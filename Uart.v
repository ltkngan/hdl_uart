==> flow/design.v <==
module Receiver (clk, rx, reset, toBuffer, rxDone);
    input  wire clk, rx, reset;     
    output reg  [7:0] toBuffer;           
    output reg rxDone;                 
    reg [1:0] state = 3'b00;
    reg [2:0] bitIdx = 3'b0;         
    reg [1:0] inputSw = 2'b0;        
    reg [3:0] clockCount = 4'b0;     
    reg [7:0] receivedData = 8'b0;   
    parameter MAX_RATE_RX = 125000000 / (9600 * 16);  
    parameter RX_CNT_WIDTH = $clog2(MAX_RATE_RX);
    reg [RX_CNT_WIDTH - 1:0] rxCounter;
    always @(posedge clk or posedge reset) begin
        if (reset) begin
            state <= 3'b00;
            bitIdx <= 3'b0;
            clockCount <= 4'b0;
            receivedData <= 8'b0;
            toBuffer <= 8'b0;
            rxDone <= 1'b0;
            inputSw <= 2'b0;
            rxCounter <= 0;
        end
        else begin
            inputSw <= { inputSw[0], rx };    
            case (state)
                default: begin
                    state <= 3'b00;
                end
                3'b00: begin
                    bitIdx <= 3'b0;
                    clockCount <= 4'b0;
                    receivedData <= 8'b0;
                    toBuffer <= 8'b0;
                    rxDone <= 1'b0;
                    rxCounter <= 0;
                    if (~rx) state <= 3'b01;
                end
                3'b01: begin
                    if (rxCounter >= MAX_RATE_RX) begin
                        rxCounter <= 0;
                        if (&clockCount[2:0]) begin
                            state <= 3'b10;
                            clockCount <= 0;
                        end else clockCount <= clockCount + 4'b1;
                    end else rxCounter <= rxCounter + 1'b1;
                end
                3'b10: begin
                    if (rxCounter >= MAX_RATE_RX) begin
                        rxCounter <= 0;
                        if (&clockCount) begin  
                            clockCount <= 4'b0;
                            receivedData[bitIdx] <= inputSw[0];  
                            if (&bitIdx) begin
                                bitIdx <= 3'b0;
                                state <= 3'b11;
                            end else begin
                                bitIdx <= bitIdx + 3'b1;
                            end
                        end else begin
                            clockCount <= clockCount + 4'b1;
                        end
                    end else rxCounter <= rxCounter + 1'b1;
                end
                3'b11: begin
                    if (rxCounter >= MAX_RATE_RX) begin
                        rxCounter <= 0;
                        if (&clockCount) begin       
                            rxDone <= 1'b1;
                            state <= 3'b00;
                            clockCount <= 4'b0;
                            toBuffer <= receivedData;
                        end else begin
                            clockCount <= clockCount + 1;
                        end
                    end else rxCounter <= rxCounter + 1'b1;
                end
            endcase
        end
    end
endmodule
module Transmitter (clk, empty, fromBuffer, reset, tx, txDone);
    input  wire clk, empty, reset;     
    input  wire [7:0] fromBuffer;            
    output reg  tx, txDone;           
    reg [2:0] state  = 3'b00;
    reg [7:0] data   = 8'b0;  
    reg [2:0] bitIdx = 3'b0;  
    parameter MAX_RATE_TX = 125000000 / 9600;
    parameter TX_CNT_WIDTH = $clog2(MAX_RATE_TX);
    reg [TX_CNT_WIDTH - 1:0] txCounter;
    always @(posedge clk or posedge reset) begin
        if (reset) begin
            state <= 3'b00;
            data <= 8'b0;
            bitIdx <= 3'b0;
            tx <= 1'b1;
            txDone <= 1'b0;
            txCounter <= 0;
        end 
        else begin
            case (state)
                default: begin
                    state <= 3'b00;
                end
                3'b00: begin
                    bitIdx <= 3'b0;
                    tx <= 1'b1;  
                    txCounter <= 0;
                    if (~empty) begin
                        data <= fromBuffer;  
                        txDone <= 1'b1;
                        state <= 3'b01;
                    end else begin
                        data <= 8'b0;
                        txDone <= 1'b0;
                        state <= 3'b00;                    
                    end 
                end
                3'b01: begin
                    txDone <= 1'b0; 
                    if (txCounter >= MAX_RATE_TX) begin
                        txCounter <= 0;
                        tx <= 1'b0;  
                        state <= 3'b10;
                    end else txCounter <= txCounter + 1'b1;
                end
                3'b10: begin  
                    if (txCounter >= MAX_RATE_TX) begin
                        txCounter <= 0;
                        tx <= data[bitIdx];
                        if (&bitIdx) begin
                            bitIdx <= 3'b0;
                            state <= 3'b11;
                        end else begin
                            bitIdx <= bitIdx + 1'b1;
                        end
                    end else txCounter <= txCounter + 1'b1;
                end
                3'b11: begin  
                    if (txCounter >= MAX_RATE_TX) begin
                        txCounter <= 0;
                        data <= 8'b0;
                        state <= 3'b00;
                        tx <= 1'b1;
                    end else txCounter <= txCounter + 1'b1;
                end
            endcase
        end
    end
endmodule
module Uart  (clk, reset, rx, tx);
    input wire clk, reset;
    input wire rx;
    output wire tx;
    wire full, empty;
    wire [7:0] fromBuffer;
    wire txDone;
    wire [7:0] toBuffer;
    wire rxDone;
    Receiver Rx (
        .clk(clk), 
        .rx(rx), 
        .reset(reset), 
        .toBuffer(toBuffer),     
        .rxDone(rxDone)
    );
    Transmitter Tx (
        .clk(clk), 
        .empty(empty), 
        .fromBuffer(fromBuffer), 
        .reset(reset), 
        .tx(tx), 
        .txDone(txDone)
    );
    fifo_mem txBuffer (
        .clk(clk),
        .reset(reset), 
        .wr(rxDone),              
        .rd(txDone), 
        .data_in(toBuffer),      
        .data_out(fromBuffer), 
        .empty(empty),
        .full(full)
    );
endmodule
module fifo_mem(clk, reset, wr, rd, data_in, data_out, full, empty);   
  input clk, reset, wr, rd;   
  input[7:0] data_in; 
  output[7:0] data_out;  
  output full, empty;         
  wire[4:0] wptr,rptr;        
  wire enWrite, enRead;  
  status_signal  status(
    .wptr(wptr), 
    .rptr(rptr), 
    .full(full), 
    .empty(empty)
  ); 
  write_pointer  writePtr(
    .wr(wr), 
    .full(full), 
    .clk(clk), 
    .reset(reset), 
    .wptr(wptr), 
    .enWrite(enWrite)
  );  
  read_pointer   readPtr(
    .rd(rd), 
    .empty(empty), 
    .clk(clk), 
    .reset(reset), 
    .rptr(rptr), 
    .enRead(enRead)
  );  
  memory_array   mem(
    .data_in(data_in), 
    .clk(clk), 
    .enWrite(enWrite), 
    .wptr(wptr), 
    .rptr(rptr), 
    .data_out(data_out)
  );    
endmodule  
module status_signal(wptr, rptr, full, empty);  
   input[4:0] wptr, rptr;  
   output full, empty;  
    wire pointer_equal, fbit_comp;  
    assign fbit_comp = wptr[4] ^ rptr[4]; 
    assign pointer_equal = (wptr[3:0] - rptr[3:0]) ? 0:1; 
    assign full = fbit_comp & pointer_equal;
    assign empty = (~fbit_comp) & pointer_equal;
endmodule
module write_pointer(wr, full, clk, reset, wptr, enWrite);  
input wr, full, clk, reset;  
output reg[4:0] wptr;  
output enWrite; 
reg preEnWrite;
assign enWrite = (~full)&wr;
always @(posedge clk or posedge reset)  begin 
    if(reset) begin
      wptr <= 5'b00000;  
      preEnWrite <= 0;
    end else begin
        if(enWrite & ~preEnWrite)
          wptr <= wptr + 5'b00001;
        else  
          wptr <= wptr; 
        preEnWrite <= enWrite; 
    end
end
endmodule  
module read_pointer(rd, empty, clk, reset, rptr, enRead);  
input rd, empty,clk, reset;  
output reg[4:0] rptr;  
output enRead;
reg preEnRead;
assign enRead = (~empty)&rd;  
always @(posedge clk or posedge reset) begin  
    if(reset) begin
      rptr <= 5'b00000;
      preEnRead <= 0;
    end else begin
        if(enRead & ~preEnRead)
          rptr <= rptr + 5'b00001;  
        else
          rptr <= rptr;
        preEnRead <= enRead;
    end      
end  
endmodule  
module memory_array(data_in, clk, enWrite, wptr, rptr, data_out);  
input[7:0] data_in;  
input clk, enWrite;  
input[4:0] wptr, rptr;  
output wire[7:0] data_out;
reg[7:0] mem[15:0];  
always @(posedge clk)  
begin  
    if(enWrite) mem[wptr[3:0]] <= data_in;
end  
assign data_out = mem[rptr[3:0]];    
endmodule  
; Step by step through the tools: Uart
; Tool output for the design above, in the order of the flow.
; Lines are those of the file above, counted from 1.
; Operators: Yosys type, input widths -> output width; for muxes data width and select width s.
; Library cell names are shortened.
; The mark - stands for no value.
[setup]
design = Uart
clk_port = clk
lib = sky130hd
corner = tt_025C_1v80

; After elaboration
; Source: Yosys, flattened and elaborated, memories not mapped. Widths are those after wreduce. Registers that Yosys merges into a memory's read port (data or address) are not register bits. Print and check cells do not count.
; Yosys's memory passes give these memory sizes; they may raise the number of words (mostly to a power of two), join words into wider ones and drop unused or constant bits.
[classes]
mux = 55
equal = 18
cmp = 2
n_shift = 3
addsub = 10
bitwise = 16
reduce_logical = 26
[ops]
columns = cell, n
row1 = $mux 8, 7
row2 = $pmux 8 s2, 3
row3 = $pmux 14 s2, 1
row4 = $mux 4, 7
row5 = $mux 3, 9
row6 = $ne 2x1->1 const B, 11
row7 = $pmux 10 s2, 1
row8 = $reduce_and 3->1, 6
row9 = $reduce_and 4->1, 4
row10 = $pmux 4 s4, 1
row11 = $mux 2, 8
row12 = $add 14x1->14 const B, 1
row13 = $ge 14x14->1 const B, 1
row14 = $mux 14, 1
row15 = $reduce_bool 4->1, 3
row16 = $pmux 3 s4, 1
row17 = $pmux 3 s2, 2
row18 = $add 10x1->10 const B, 1
row19 = $ge 10x10->1 const B, 1
row20 = $reduce_bool 2->1, 5
row21 = $add 5x1->5 const B, 2
row22 = $mux 10, 1
row23 = $reduce_and 9->1, 1
row24 = $mux 1, 9
row25 = $shift 1x4->8, 1
row26 = $shift 1x4->8 const A, 1
row27 = $add 4x1->4 const B, 2
row28 = $shiftx 8x3->1, 1
; Other operator kinds: 22; their cells: 38.
[word_totals]
mem_count = 1
input_bits = 3
mem_bits_rw = 128
reg_bits = 79
elab_cells = 149
output_inout_bits = 1
[mem_list]
columns = memory, words, word_bits, rd, wr, line
row1 = txBuffer.mem.mem, 16, 8, 1, 1, 277  ; reg[7:0] mem[15:0];

; Depth
; Depth = most cells in a row (Yosys ltp): at word level without a register or memory, in the mapped netlist without a sequential cell, where the memories' decode and read muxes count.
[logic_depth]
ltp_word = 8
ABC_AREA = 1
mapped_depth = 14

; Netlist
; Source: synth_stat.txt of the flow (Yosys; design flattened, memories mapped). It holds for the ABC_AREA given above (unset counts as 0); a run with the other value may have another netlist.
; The area totals of this step are shown rounded.
[by_type]
columns = type, n
row1 = edfxtp_1, 128
row2 = dfrtp_1, 77
row3 = nand2_1, 342
row4 = nand3_1, 132
row5 = ha_1, 31
row6 = inv_1, 92
row7 = nor2_1, 64
row8 = o21ai_0, 42
row9 = xor2_1, 11
row10 = nand3_2, 7
row11 = xnor2_1, 8
row12 = buf_2, 12
row13 = buf_4, 8
row14 = a21oi_1, 11
row15 = nand4_1, 7
row16 = nor3_1, 7
row17 = o22ai_1, 5
row18 = dfstp_2, 1
; Not listed: further types 21, cells in them 41.
[synth_totals]
cell_count = 1026
n_buf = 26
mapped_area_um2 = 9720
ff_cells = 206

; Worst setup path after synthesis
; Source: OpenSTA report_checks on the synthesized netlist (no wires, ideal clock, input and output delay 20% of the period each), path of least setup slack; recovery checks are left aside. Register names are those of the netlist, which keeps one name where synthesis merged equal registers.
[synth_path]
kind = register to register
startpoint = register txBuffer.readPtr.rptr[1]
endpoint = memory txBuffer.mem.mem[0][0]
required_ns = 2.890
setup_slack_ns = 0.816
path_delay_ns = 2.443
setup_ns = 0.370
t_first_pin_ns = 0.000
arrival_ns = 2.073
period_ns = 3.26
path_stages = 14
n_path_buf = 2
synth_period_reached_ns = 2.444
; "path_delay_ns" = arrival - input delay + setup time.
; "path_stages" counts driving pins, that of a launching flip-flop among them; a cell with two outputs on the path counts twice.
; "synth_period_reached_ns" = period - worst setup slack (recovery checks aside). The figure is calculated, with input and output delays left at 20% of the set period.
; Between the ends stands the longest chain of elaborated cells between them, by number of cells; it is not shown to be the way that was timed. Of several equally long chains one is given.
; A line is the first line of the expression or statement that the cell stems from. Yosys adds cells for indexed reads and writes and turns some case tables into memories.
; A register here has more assigning lines than the two given.
; The path ends at the enable pin of a flip-flop; only ways to that pin are counted.
[synth_via]
cell_sequence = dfrtp_1 -> buf_2 -> inv_1 -> buf_2 -> ha_1 -> nand2_1 -> nand2_1 -> nand3_1 -> nand2_1 -> nand3_2 -> nand2_1 -> inv_2 -> nand2_1 -> nor2_1
elab_chain_len = 7
[synth_lines]
columns = item, line
row1 = start: declaration, 255  ; output reg[4:0] rptr;
row2 = start: assignment, 265  ; rptr <= rptr + 5'b00001;
row3 = start: assignment, 267  ; rptr <= rptr;
row4 = $sub 4x4->4, 230  ; assign pointer_equal = (wptr[3:0] - rptr[3:0]) ? 0:1;
row5 = $reduce_bool 4->1, 230
row6 = $mux 1, 230
row7 = $and 1x1->1, 231  ; assign full = fbit_comp & pointer_equal;
row8 = $not 1->1, 239  ; assign enWrite = (~full)&wr;
row9 = $and 1x1->1, 239
row10 = $mux 4, 280  ; if(enWrite) mem[wptr[3:0]] <= data_in;
row11 = end: declaration, 277  ; reg[7:0] mem[15:0];

; Path in the finished layout
; Path of least setup slack in the final report of entry A (OpenROAD, finished layout, wires in). Where an end is a register, its clock arrival counts in the times.
[layout_path]
kind = register to register
startpoint = register txBuffer.readPtr.rptr[1]
endpoint = memory txBuffer.mem.mem[13][4]
setup_slack_ns = -0.16
arrival_ns = 2.39
path_stages = 14
required_ns = 2.23
n_path_buf = 2
setup_ns = 0.32
period_ns = 2.06
t_first_pin_ns = 0.50
; Between the ends stands the longest chain of elaborated cells between them, by number of cells; it is not shown to be the way that was timed. Of several equally long chains one is given.
; A register here has more assigning lines than the two given.
; The path ends at the enable pin of a flip-flop; only ways to that pin are counted.
[layout_via]
cell_sequence = dfrtp_1 -> buf_6 -> inv_8 -> buf_8 -> ha_4 -> nor2_1 -> nand2_4 -> nand3_2 -> nand2_2 -> nand3_4 -> nand2_4 -> clkinv_8 -> nand2_8 -> nor2_4
elab_chain_len = 7
[layout_lines]
columns = item, line
row1 = start: declaration, 255  ; output reg[4:0] rptr;
row2 = start: assignment, 265  ; rptr <= rptr + 5'b00001;
row3 = start: assignment, 267  ; rptr <= rptr;
row4 = $sub 4x4->4, 230  ; assign pointer_equal = (wptr[3:0] - rptr[3:0]) ? 0:1;
row5 = $reduce_bool 4->1, 230
row6 = $mux 1, 230
row7 = $and 1x1->1, 231  ; assign full = fbit_comp & pointer_equal;
row8 = $not 1->1, 239  ; assign enWrite = (~full)&wr;
row9 = $and 1x1->1, 239
row10 = $mux 4, 280  ; if(enWrite) mem[wptr[3:0]] <= data_in;
row11 = end: declaration, 277  ; reg[7:0] mem[15:0];

Subject: flow runs of Uart

Hi,

Uart through Yosys and OpenROAD on sky130hd: 2 stored runs, unordered, with their settings and measured results. The constraints put input and output delay at 20% of the set period each and load the outputs with 0.01 pF.
"totalPower_mw" is the tool's figure for a default switching activity; nothing was simulated.
Results are given in rounded form.

# entry A
==> flow/run.sh <==
#!/bin/bash
# the make line also repeats the synthesis and layout settings of config.mk as NAME=value (left out here)
make -C /OpenROAD-flow-scripts/flow DESIGN_CONFIG=/design/flow/config.mk WORK_HOME=/design/flow/orfs CLKGATE_MAP_FILE= finish
==> flow/config.mk <==
export PLATFORM = sky130hd
export DESIGN_NAME = Uart
export DESIGN_NICKNAME = Uart
export VERILOG_FILES = /design/flow/design.v
export SDC_FILE = /design/flow/constraint.sdc
export NUM_CORES = 4
export LEC_CHECK = 0
export ABC_AREA = 1
export CAP_MARGIN = 25
export CORE_ASPECT_RATIO = 1.91
export CORE_MARGIN = 2
export CORE_UTILIZATION = 25
export CTS_CLUSTER_SIZE = 45
export GPL_ROUTABILITY_DRIVEN = 0
export GPL_TIMING_DRIVEN = 0
export MAX_ROUTING_LAYER = met5
export MIN_ROUTING_LAYER = met1
export SETUP_SLACK_MARGIN = 0.44
export SLEW_MARGIN = 20
export TNS_END_PERCENT = 45
==> flow/constraint.sdc <==
create_clock -name core_clock -period 2.06 [get_ports {clk}]
set_input_delay 0.4120 -clock core_clock [delete_from_list [all_inputs] [get_ports {clk}]]
set_output_delay 0.4120 -clock core_clock [all_outputs]
set_load 0.01 [all_outputs]

==> entry A: results <==
synth_area_um2=9720
design.die.area_um2=40500
fin_util_frac=0.311
worst_setup_slack_ns=-0.155
timing.setup.tns_ns=-16.8
totalPower_mw=9.30

# entry B
==> flow/run.sh <==
#!/bin/bash
# the make line also repeats the synthesis and layout settings of config.mk as NAME=value (left out here)
make -C /OpenROAD-flow-scripts/flow DESIGN_CONFIG=/design/flow/config.mk WORK_HOME=/design/flow/orfs CLKGATE_MAP_FILE= finish
==> flow/config.mk <==
export PLATFORM = sky130hd
export DESIGN_NAME = Uart
export DESIGN_NICKNAME = Uart
export VERILOG_FILES = /design/flow/design.v
export SDC_FILE = /design/flow/constraint.sdc
export NUM_CORES = 4
export LEC_CHECK = 0
export ABC_AREA = 1
export CAP_MARGIN = 40
export CORE_MARGIN = 2
export CORE_UTILIZATION = 64
export CTS_CLUSTER_DIAMETER = 311
export PLACE_DENSITY = 0.48
export SLEW_MARGIN = 20
==> flow/constraint.sdc <==
create_clock -name core_clock -period 5.25 [get_ports {clk}]
set_input_delay 1.0500 -clock core_clock [delete_from_list [all_inputs] [get_ports {clk}]]
set_output_delay 1.0500 -clock core_clock [all_outputs]
set_load 0.01 [all_outputs]

==> entry B: results <==
synth_area_um2=9720
design.die.area_um2=16200
fin_util_frac=0.708
worst_setup_slack_ns=1.94
timing.setup.tns_ns=0.000
totalPower_mw=3.73

Regards
